==> flow/design.v <==
module Fetch #(
    parameter ADDR_WIDTH = 9,
    parameter DATA_WIDTH = 32,
    parameter RESET_PC   = 32'h0000_0000   
)(
    input  logic                  clk,
    input  logic                  reset,
    output logic [ADDR_WIDTH-1:0] icache_addr,  
    input  logic [DATA_WIDTH-1:0] icache_rdata, 
    output logic                  valid_o,     
    input  logic                  ready_i,      
    output logic [31:0]           pc_o,         
    output logic [DATA_WIDTH-1:0] inst_o     
);
    logic [31:0] pc_req;
    logic [31:0] pc_reg;
    logic [DATA_WIDTH-1:0] inst_reg;
    assign icache_addr = pc_req[ADDR_WIDTH+1:2];
    assign pc_o   = pc_reg;
    assign inst_o = inst_reg;
    always_ff @(posedge clk) begin
        if (reset) begin
            pc_req   <= RESET_PC;
            pc_reg   <= '0;
            inst_reg <= '0;
            valid_o  <= 1'b0;
        end 
        else begin
            if (ready_i || !valid_o) begin
                inst_reg <= icache_rdata;
                pc_reg   <= pc_req;
                valid_o  <= 1'b1;
                pc_req <= pc_req + 32'd4;
            end
        end
    end
endmodule
From RTL to reports: Fetch
The steps from the RTL of Fetch to its reports follow in flow order.
Lines are those of the file above, counted from 1.
Cell names lack the library's common part.
Not given: --
Inputs
  top module: Fetch
  clock input: clk
  cell library: sky130hd
  library corner: tt_025C_1v80

After elaboration
Counts by Yosys on the flattened word-level netlist (proc, flatten, opt, wreduce; memories kept). Register bits leave out memories and registers merged into their read ports (data or address); mux counts leave out enables and synchronous resets folded into registers. Print and check cells are left out. Cells with the same type and inputs are merged into one.
Storage and ports
  bits in read-only memories: 0
  output and inout port bits: 74
  clocked read ports x word width: 0
  RAM bits: 0
  memory cells: 0
  bits in latches: 0
  bits in registers: 97
  input port bits: 35
Cells by class
  reduce/logical cells: 2
  mux-type cells: 0
  magnitude comparators: 0
  add/subtract/negate cells: 1
  eq/ne operators: 0
  multipliers: 0
  div/mod/pow operators: 0
  bitwise gates (word level): 0
  shifts and indexed selects: 0
Operator list (number)
  adder 32 x 3 -> 32 bit with constant B: 1
  logical OR 1 bit: 1
  zero test 1 bit: 1

Longest topological paths
Yosys ltp: most cells in a row. Word level: on the elaborated netlist, between registers, memories and ports. Mapped: between sequential cells and ports; inverters and the memories' decode and read muxes count.
Logic depth
  depth after elaboration: 2
  ABC_AREA: 0
  depth in mapped cells: 7

Netlist
The flow's flattened synthesis, as Yosys stat reports it; memories are mapped. The netlist is that of the ABC_AREA named above (0 if unset); the other value can give another one.
Cells by type
  dfxtp_1: number 93, total area 1.86E+03 µm²
  nand2_1: number 134, total area 502.982 µm²
  a21oi_1: number 64, total area 320.307 µm²
  xor2_1: number 25, total area 218.96 µm²
  nor2_1: number 31, total area 116.362 µm²
  buf_4: number 13, total area 97.594 µm²
  nand4_1: number 13, total area 81.328 µm²
  nand3_1: number 14, total area 70.067 µm²
  clkbuf_1: number 17, total area 63.811 µm²
  buf_1: number 7, total area 26.275 µm²
  and4_1: number 2, total area 17.517 µm²
  xnor2_1: number 2, total area 17.517 µm²
  and3_1: number 2, total area 12.512 µm²
  ha_1: number 1, total area 12.512 µm²
  nor4_2: number 1, total area 12.512 µm²
  and4_4: number 1, total area 11.261 µm²
  buf_2: number 2, total area 10.01 µm²
  nor3_1: number 2, total area 10.01 µm²
Other cell types: 11; their cells: 12.
Mapped netlist
  mapped flip-flops: 93
  buffer cells: 39
  chip area (Yosys): 3533.4 µm²
  sequential area: 1861.8 µm²
  mapped cells: 436

Worst setup path after synthesis
Path of least setup slack by OpenSTA after synthesis, without wires, with an ideal clock, recovery checks aside; 20% of the period is set as input and as output delay. Where synthesis merged equal registers, the netlist keeps one of their names.
Timing path after synthesis
  path kind: register to register
  from: register pc_req[3]
  to: register pc_req[12]
  data arrival time: 1.408 ns
  required time: 1.912 ns
  clock period: 2.04 ns
  library setup time: 0.128 ns
  delay of the path: 1.536 ns
  launch time at the first pin: 0.000 ns
  driving pins on the path: 7
  setup slack: 0.505 ns
  synthesis period reached: 1.535 ns
"delay of the path" is the arrival time less input delay plus setup time.
"driving pins on the path" counts driving pins, that of a launching flip-flop among them; a cell with two outputs on the path counts twice.
"synthesis period reached" is the clock period less the worst setup slack; recovery checks do not enter. This is arithmetic on one report: input and output delays are still those of the set period (20% each).
Between the ends stands the longest chain of elaborated cells between them, by number of cells; it is not shown to be the way that was timed. Of several equally long chains one is given.
Each line given opens the expression or statement behind the cell; cells for indexed reads and writes are added by Yosys, which also makes memories of some case tables.
Between the ends, after synthesis
  cell sequence: dfxtp_1 > ha_1 > nor4b_1 > buf_2 > nand4_1 > xor2_1 > nor2_1
  length of the longest elaborated chain: 1
RTL lines, path after synthesis
  start: declaration: line 15  | logic [31:0] pc_req;
  start: assignment: line 23  | pc_req   <= RESET_PC;
  start: assignment: line 33  | pc_req <= pc_req + 32'd4;
  adder 32 x 3 -> 32 bit: line 33
  end: assignment: line 23
  end: assignment: line 33
  end: declaration: line 15

Timing after layout
Path of least setup slack in the final report of entry A (OpenROAD, finished layout, wires in). Where an end is a register, its clock arrival counts in the times.
Timing path post-layout
  path kind: input to register
  from: input ready_i
  to: register pc_req[30]
  data arrival time: 2.55 ns
  driving pins on the path: 6
  launch time at the first pin: 0.58 ns
  required time: 3.13 ns
  library setup time: 0.12 ns
  clock period: 2.92 ns
  setup slack: 0.58 ns
Between the ends stands the longest chain of elaborated cells between them, by number of cells; it is not shown to be the way that was timed. Of several equally long chains one is given.
Between the ends, post-layout
  cell sequence: clkdlybuf4s50_1 > nor2b_4 > nor4b_2 > nand4_1 > xor2_1 > nor2_1
  length of the longest elaborated chain: 1
RTL lines, path post-layout
  start: declaration: line 11  | input  logic                  ready_i,
  logical OR 1 bit: line 29  | if (ready_i || !valid_o) begin
  end: assignment: line 23  | pc_req   <= RESET_PC;
  end: assignment: line 33  | pc_req <= pc_req + 32'd4;
  end: declaration: line 15  | logic [31:0] pc_req;

==> results <==
Flow measurements of Fetch on sky130hd: 2 stored runs with different settings, listed in no order. Input and output delays are each 20% of the period that was set; the output load is 0.01 pF.
"achieved clock period (ns)" = clock period - worst setup slack. The figure is calculated, with input and output delays left at 20% of the set period.
"worst setup path time (ns)" is the time allowed to the run's worst setup path (the clock period less input and output delay, where it has them) less its slack. Clock arrival times count: a late capture clock shortens it, a late launch clock lengthens it.
"finish__power__total" is the tool's figure for a default switching activity; nothing was simulated.

settings of entry A
{
  "period_ns": 2.92,
  "CORE_UTILIZATION": 35,
  "CORE_ASPECT_RATIO": 1.19,
  "CELL_PAD_IN_SITES_GLOBAL_PLACEMENT": 0,
  "GPL_TIMING_DRIVEN": 1,
  "CTS_CLUSTER_SIZE": 40,
  "MAX_ROUTING_LAYER": "met4",
  "CAP_MARGIN": 20,
  "CORE_MARGIN": 2,
  "SLEW_MARGIN": 20
}
report of entry A
yosys chip area after synthesis (um^2): 3533.4
finish__design__die__area: 10918.0
finish__design__instance__area__stdcell: 4904.7
finish__design__instance__utilization: 0.4925
finish__timing__setup__ws: 0.584
finish__timing__setup__tns: 0.000
finish__timing__hold__ws: 0.448
finish__power__total: 2.622e-03
achieved clock period (ns): 2.336
worst setup path time (ns): 1.75
worst setup path kind: input to register

settings of entry B
{
  "period_ns": 2.6,
  "CORE_UTILIZATION": 67,
  "SETUP_SLACK_MARGIN": 0.78,
  "PLACE_DENSITY_LB_ADDON": 0.15,
  "CELL_PAD_IN_SITES_GLOBAL_PLACEMENT": 2,
  "CELL_PAD_IN_SITES_DETAIL_PLACEMENT": 2,
  "ABC_AREA": 0,
  "GPL_TIMING_DRIVEN": 1,
  "GPL_ROUTABILITY_DRIVEN": 1,
  "CTS_CLUSTER_DIAMETER": 285,
  "MIN_ROUTING_LAYER": "met1",
  "MAX_ROUTING_LAYER": "met5",
  "CAP_MARGIN": 20,
  "CORE_MARGIN": 2,
  "SLEW_MARGIN": 20
}
report of entry B: did not finish, place, FLW-0024
